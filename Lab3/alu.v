==> flow/design.v <==
`timescale 1ns / 1ps
module alu(
    output reg [7:0] alu_out,
    output zero,
    input [2:0] opcode,
    input [7:0] data,
    input [7:0] accum,
    input clk,
    input reset
    );
    assign zero = (accum == 0) ? 1:0;
    always@(posedge clk) begin
        if(reset == 1)  alu_out <= 0;
        else begin
           case(opcode)
           3'b000: alu_out <= accum;
           3'b001: alu_out <= accum + data;
           3'b010: alu_out <= accum - data;
           3'b011: alu_out <= accum & data;
           3'b100: alu_out <= accum ^ data;
           3'b101: begin 
                    if(accum[7] == 1) alu_out <= ~(accum - 1) ;
                    else alu_out <= accum;
                   end
           3'b110: begin
                    if(accum[3]==1 && data[3]==1) begin
                        alu_out <= ((~(accum-1))&(8'b00001111)) * (~(data-1))&(8'b00001111);
                    end 
                    else if(accum[3]==1 && data[3]==0) begin
                        alu_out <= ~(((~(accum-1))&(8'b00001111)) * data) + 1;
                    end
                    else if(accum[3]==0 && data[3]==1) begin 
                        alu_out <= ~(accum *((~(data-1))&(8'b00001111))) +1;
                    end
                    else begin 
                        alu_out <= accum * data;
                    end
           end
           3'b111: alu_out <= data;
           endcase
        end
    end
endmodule
From RTL to reports: alu --
Tool output for the design above, in the order of the flow. Line numbers count from 1 in the design file above. Operators carry their Yosys type and port widths (W data, S select, Z words). Library cell names are shortened. A cell with n/a has no value.
Set-up: top alu, clock clk, library sky130hd, corner tt_025C_1v80

Word-level counts --
Counts by Yosys on the flattened word-level netlist (proc, flatten, opt, wreduce; memories kept). Register bits leave out memories and registers merged into their read ports (data or address); mux counts leave out enables and synchronous resets folded into registers. Print and check cells are left out. Cells with the same type and inputs are merged into one.
Bit counts: output and inout bits 9, bits of input ports 21, flip-flop bits (word level) 8, word-level cells 37
Operators by class: equality and inequality tests 7, multiplexer cells 6, bitwise operators 8, multiply operators 4, reductions and logical operators 5, add/sub/neg operators 6
Operator list (number):
- $mul A4 B32 Y4 | 1
- $mul A8 B8 Y8 | 1
- $pmux W8 S8 | 1
- $not A32 Y32 | 1
- $mul A4 B8 Y8 | 1
- $mul A8 B4 Y8 | 1
- $mux W8 | 4
- $not A8 Y8 | 3
- $add A8 B1 Y8 const B | 2
- $eq A3 B3 Y1 const B | 4
- $sub A8 B1 Y9 const B | 1
- $sub A8 B1 Y8 const B | 1
- $add A8 B8 Y8 | 1
- $sub A8 B8 Y8 | 1
- $and A8 B8 Y8 | 1
- $xor A8 B8 Y8 | 1
- $logic_not A8 Y1 | 1
- $eq A3 B2 Y1 const B | 2
- $logic_and A1 B1 Y1 | 3
- $eq A3 B1 Y1 const B | 1
- $logic_not A3 Y1 | 1
- $not A1 Y1 | 2
- $mux W1 | 1

Logic depth --
Yosys ltp: most cells in a row. Word level: on the elaborated netlist, between registers, memories and ports. Mapped: between sequential cells and ports; inverters and the memories' decode and read muxes count.
Depth: depth in word-level cells 9, ABC_AREA 0, depth in mapped cells 19, depth with buffers taken out 18

Mapped cells and area --
The flow's flattened synthesis, as Yosys stat reports it; memories are mapped. The netlist is that of the ABC_AREA named above (0 if unset); the other value can give another one.
Mapped netlist: area of sequential cells 0.0001602 mm², cell count 496, cell area after synthesis 0.0038412 mm², buffers 28, mapped flip-flops 8
Cell types:
- ha_1 | number 58, area in all 725.696 µm²
- fa_1 | number 31, area in all 620.595 µm²
- xnor2_1 | number 53, area in all 464.195 µm²
- and2_1 | number 35, area in all 218.96 µm²
- inv_1 | number 57, area in all 213.955 µm²
- nand2_1 | number 46, area in all 172.666 µm²
- dfxtp_1 | number 8, area in all 160.154 µm²
- xor2_1 | number 17, area in all 148.893 µm²
- a21oi_1 | number 29, area in all 145.139 µm²
- nor2_1 | number 38, area in all 142.637 µm²
- clkbuf_1 | number 22, area in all 82.579 µm²
- nor3_1 | number 12, area in all 60.058 µm²
- o21ai_0 | number 11, area in all 55.053 µm²
- a211oi_1 | number 7, area in all 52.55 µm²
- a21o_1 | number 7, area in all 52.55 µm²
- a221oi_1 | number 4, area in all 35.034 µm²
- o221ai_1 | number 4, area in all 35.034 µm²
- nand2b_1 | number 5, area in all 31.28 µm²
Other cell types: 28; their cells: 52.

Timing after synthesis --
OpenSTA on the mapped netlist: ideal clock, no wires. The path of least setup slack (recovery checks aside). Input and output delay are each 20% of the period. Register names are those of the netlist, which keeps one name where synthesis merged equal registers.
Timing after synthesis: path type in2reg, start input data[0], end register alu_out[7], required time 9.229 ns, data arrival time 5.844 ns, time at the first pin 1.864 ns, setup time 0.091 ns, setup slack 3.385 ns, path buffers 1, stages 16, period 9.32 ns, delay of the path 4.071 ns, external input delay 1.864 ns, synthesis period reached 5.935 ns
"delay of the path" is the arrival time less input delay plus setup time. "stages": output pins that drive a net of the path, with the launching flip-flop's if there is one; two outputs of one cell count as two. "synthesis period reached" = period - worst setup slack (recovery checks aside). The figure is calculated, with input and output delays left at 20% of the set period. The rows between start and end are the longest chain of elaborated cells between them; the timing report does not say that the signal goes this way. Where chains are equally long, one stands for them. Each line given opens the expression or statement behind the cell; cells for indexed reads and writes are added by Yosys, which also makes memories of some case tables. At most two assigning lines are given for a register; there are more.
Between the ends, after synthesis: path through clkbuf_1 > inv_1 > ha_1 > xnor2_1 > nand2_1 > fa_1 > inv_1 > fa_1 > fa_1 > nor4_1 > nand2_1 > nor3_2 > xor2_1 > xnor2_1 > a221o_1 > a311oi_1, cells in the longest elaborated chain 9, elaborated cells on any way between the ends 15, those cells by class add/sub (5); mul (3); mux (4); logic (3)
Ends and longest elaborated chain, after synthesis:
- start, declared | RTL line 6 | input [7:0] data,
- $sub A8 B1 Y9 | RTL line 33 | alu_out <= ~(accum *((~(data-1))&(8'b00001111))) +1;
- $not A32 Y32 | RTL line 33
- $mul A8 B4 Y8 | RTL line 33
- $not A8 Y8 | RTL line 33
- $add A8 B1 Y8 | RTL line 33
- $mux W8 | RTL line 32 | else if(accum[3]==0 && data[3]==1) begin
- $mux W8 | RTL line 29 | else if(accum[3]==1 && data[3]==0) begin
- $mux W8 | RTL line 26 | if(accum[3]==1 && data[3]==1) begin
- $pmux W8 S8 | RTL line 15 | case(opcode)
- end, assigned | RTL line 16 | 3'b000: alu_out <= accum;
- end, assigned | RTL line 17 | 3'b001: alu_out <= accum + data;
- end, declared | RTL line 3 | output reg [7:0] alu_out,

Timing after layout --
Path of least setup slack in the final report of run A (OpenROAD, finished layout, wires in). Where an end is a register, its clock arrival counts in the times.
Timing post-layout: path type in2reg, start input accum[2], end register alu_out[7], setup slack 0.22 ns, external input delay 1.13 ns, setup time 0.09 ns, required time 5.80 ns, stages 17, period 5.66 ns, time at the first pin 1.13 ns, data arrival time 5.58 ns, path buffers 2
The rows between start and end are the longest chain of elaborated cells between them; the timing report does not say that the signal goes this way. Where chains are equally long, one stands for them. At most two assigning lines are given for a register; there are more.
Between the ends, post-layout: path through clkdlybuf4s50_1 > buf_4 > and2_1 > fa_1 > inv_1 > fa_1 > inv_1 > fa_1 > fa_1 > xnor2_1 > xnor2_1 > xnor2_1 > xnor2_1 > xnor2_1 > o31ai_2 > a221o_1 > a311oi_1, cells in the longest elaborated chain 8, elaborated cells on any way between the ends 16, those cells by class add/sub (5); mul (3); mux (5); logic (3)
Ends and longest elaborated chain, post-layout:
- start, declared | RTL line 7 | input [7:0] accum,
- $sub A8 B1 Y8 | RTL line 30 | alu_out <= ~(((~(accum-1))&(8'b00001111)) * data) + 1;
- $not A8 Y8 | RTL line 30
- $mul A4 B8 Y8 | RTL line 30
- $not A8 Y8 | RTL line 30
- $add A8 B1 Y8 | RTL line 30
- $mux W8 | RTL line 29 | else if(accum[3]==1 && data[3]==0) begin
- $mux W8 | RTL line 26 | if(accum[3]==1 && data[3]==1) begin
- $pmux W8 S8 | RTL line 15 | case(opcode)
- end, assigned | RTL line 16 | 3'b000: alu_out <= accum;
- end, assigned | RTL line 17 | 3'b001: alu_out <= accum + data;
- end, declared | RTL line 3 | output reg [7:0] alu_out,

Wiki page: alu / flow data

2 stored runs of alu in the flow (synthesis by Yosys, layout by OpenROAD, sky130hd cells), in arbitrary order. Constraints: input delay and output delay 20% of the set period each, output load 0.01 pF.
By "critical setup path time" is meant the share of the clock period that the worst setup path is allowed (20% is reserved at inputs, 20% at outputs), minus its slack. Clock arrival times at its registers enter into it.

[run A] flow files
==> flow/run.sh <==
#!/bin/bash
# the make line also repeats the synthesis and layout settings of config.mk as NAME=value (left out here)
make -C /OpenROAD-flow-scripts/flow DESIGN_CONFIG=/design/flow/config.mk WORK_HOME=/design/flow/orfs CLKGATE_MAP_FILE= finish
==> flow/config.mk <==
export PLATFORM = sky130hd
export DESIGN_NAME = alu
export DESIGN_NICKNAME = alu
export VERILOG_FILES = /design/flow/design.v
export SDC_FILE = /design/flow/constraint.sdc
export NUM_CORES = 4
export LEC_CHECK = 0
export CAP_MARGIN = 20
export CORE_MARGIN = 2
export CORE_UTILIZATION = 40
export SLEW_MARGIN = 20
==> flow/constraint.sdc <==
create_clock -name core_clock -period 5.66 [get_ports {clk}]
set_input_delay 1.1320 -clock core_clock [delete_from_list [all_inputs] [get_ports {clk}]]
set_output_delay 1.1320 -clock core_clock [all_outputs]
set_load 0.01 [all_outputs]

[run A] result: synthesis area 0.0038412 mm²; die size 0.010403 mm²; standard-cell area of the final layout 0.0046332 mm²; post-route utilization 49.9 %; setup slack of the critical path 0.225 ns; smallest hold slack 1.681 ns; critical setup path time 4.30 ns; critical path kind in2reg

[run B] flow files
==> flow/run.sh <==
#!/bin/bash
# the make line also repeats the synthesis and layout settings of config.mk as NAME=value (left out here)
make -C /OpenROAD-flow-scripts/flow DESIGN_CONFIG=/design/flow/config.mk WORK_HOME=/design/flow/orfs CLKGATE_MAP_FILE= finish
==> flow/config.mk <==
export PLATFORM = sky130hd
export DESIGN_NAME = alu
export DESIGN_NICKNAME = alu
export VERILOG_FILES = /design/flow/design.v
export SDC_FILE = /design/flow/constraint.sdc
export NUM_CORES = 4
export LEC_CHECK = 0
export CAP_MARGIN = 5
export CORE_ASPECT_RATIO = 1.96
export CORE_MARGIN = 2
export CORE_UTILIZATION = 47
export CTS_CLUSTER_SIZE = 53
export HOLD_SLACK_MARGIN = 0.19
export MIN_ROUTING_LAYER = met1
export PLACE_DENSITY = 0.92
export SETUP_SLACK_MARGIN = 0.95
export SLEW_MARGIN = 20
==> flow/constraint.sdc <==
create_clock -name core_clock -period 3.57 [get_ports {clk}]
set_input_delay 0.7140 -clock core_clock [delete_from_list [all_inputs] [get_ports {clk}]]
set_output_delay 0.7140 -clock core_clock [all_outputs]
set_load 0.01 [all_outputs]

[run B] result: synthesis area 0.0038412 mm²; die size 0.0089535 mm²; standard-cell area of the final layout 0.0061409 mm²; post-route utilization 76.8 %; setup slack of the critical path -1.097 ns; smallest hold slack 1.006 ns; critical setup path time 3.95 ns; critical path kind in2reg
